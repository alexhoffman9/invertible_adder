==> flow/design.v <==
module prng_32 (clk, reset, seed, out);
input clk, reset;
input[31:0] seed;
output [31:0] out;
reg[31:0] lsfr;
wire feedback;
assign feedback = lsfr[31] ^ lsfr[21] ^ lsfr[1] ^ lsfr[0];
assign out = lsfr;
always @ (posedge clk) begin
    if (reset) begin
        lsfr <= seed;
    end
    else begin
        lsfr[31:1] <= lsfr[30:0];
        lsfr[0] <= feedback;
    end
end
endmodule
Reports on prng_32 --
What the tools print for prng_32, step after step. Line numbers count from 1 in the design file above. Library cell names are shortened. The mark -- stands for no value.
Inputs: design top prng_32, clock clk, standard-cell library sky130hd, corner tt_025C_1v80

Word level --
Source: Yosys, flattened and elaborated, memories not mapped. Widths are those after wreduce; folded enables and synchronous resets count as part of the registers. Registers that Yosys merges into a memory's read port (data or address) are not register bits. Print and check cells do not count. Equal cells are merged and count once.
Storage and ports: bits in registers 32, bits in latches 0, memory bits (writable) 0, ROM bits 0, word width x clocked read ports 0, memory cells 0, bits of input ports 34, cells after elaboration 6
Cells by class: $add $sub $neg 0, multiply operators 0, divide/modulo/power cells 0, order comparisons 0, equality and inequality tests 0, shift operators 0, muxes and demuxes 2, bitwise logic cells 3, reductions and logical operators 0
Operators by type and width (count):
- 31-bit two-way mux | 1
- 1-bit XOR | 3
- 1-bit two-way mux | 1

Depth --
Depth = most cells in a row (Yosys ltp): at word level without a register or memory, in the mapped netlist without a sequential cell, where the memories' decode and read muxes count.
Logic depth: word-level depth 4, ABC_AREA 0, mapped depth 4, gate-level depth less buffers 3

Mapped cells and area --
The flow's flattened synthesis, as Yosys stat reports it; memories are mapped. The netlist is that of the ABC_AREA named above (0 if unset); the other value can give another one.
Synthesis totals: standard cells after synthesis 72, cell area after synthesis 1201.2 µm², sequential part of the area 640.6 µm², flip-flop cells 32
Cell types (count):
- dfxtp_1 | 32
- mux2_4 | 28
- buf_12 | 3
- mux2_2 | 3
- xnor2_1 | 3
- buf_6 | 1
- o21ai_0 | 1
- nand2_1 | 1

Path before layout --
Source: OpenSTA report_checks on the synthesized netlist (no wires, ideal clock, input and output delay 20% of the period each), path of least setup slack; recovery checks are left aside. Register names are those of the netlist, which keeps one name where synthesis merged equal registers.
Timing path after synthesis: kind input-to-reg, start point in reset, end point reg lsfr[10], clock period 1.13 ns, setup time 0.121 ns, arrival 0.772 ns, data required time 1.009 ns, setup slack 0.237 ns, path delay 0.667 ns, stages on the path 3, path buffers 2, synthesis period reached 0.893 ns
"path delay" = arrival - input delay + setup time. "stages on the path": output pins that drive a net of the path, with the launching flip-flop's if there is one; two outputs of one cell count as two. "synthesis period reached" = period - worst setup slack (recovery checks aside). The figure is calculated, with input and output delays left at 20% of the set period. Between the ends stands the longest chain of elaborated cells between them, by number of cells; it is not shown to be the way that was timed. Of several equally long chains one is given. Each line given opens the expression or statement behind the cell; cells for indexed reads and writes are added by Yosys, which also makes memories of some case tables.
On the way, after synthesis: cells stage by stage buf_6 > buf_12 > mux2_4, cells in the longest elaborated chain 1, elaborated cells between the ends (all ways) 1, RTL lines with such cells 1, classes of those cells 1 x mux
RTL lines, path after synthesis:
- start, declared | RTL line 2 | input clk, reset;
- 31-bit two-way mux | RTL line 10 | if (reset) begin
- end, assigned | RTL line 11 | lsfr <= seed;
- end, assigned | RTL line 14 | lsfr[31:1] <= lsfr[30:0];
- end, declared | RTL line 5 | reg[31:0] lsfr;

==> results <==
Record of 2 stored runs of the RTL-to-layout flow on prng_32, platform sky130hd. The runs are unordered. Constraints: input delay and output delay 20% of the set period each, output load 0.01 pF.

* Flow run A | settings: period_ns 1.87; CORE_UTILIZATION 70; PLACE_DENSITY_LB_ADDON 0.16; HOLD_SLACK_MARGIN -0.05; CORE_ASPECT_RATIO 0.51; GPL_ROUTABILITY_DRIVEN 1; CTS_CLUSTER_SIZE 41; CAP_MARGIN 10; SLEW_MARGIN 15; MIN_ROUTING_LAYER met2; MAX_ROUTING_LAYER met5; CORE_MARGIN 2 | no results, floorplanning failed with PDN-0185
* Flow run B | settings: period_ns 1.33; CORE_UTILIZATION 57; SETUP_SLACK_MARGIN 0.27; PLACE_DENSITY_LB_ADDON 0.18; CORE_MARGIN 2; GPL_ROUTABILITY_DRIVEN 1; CTS_CLUSTER_SIZE 94; CTS_CLUSTER_DIAMETER 301; CAP_MARGIN 30; MAX_ROUTING_LAYER met5; SLEW_MARGIN 20 | no results, clock tree synthesis failed with DPL-0038
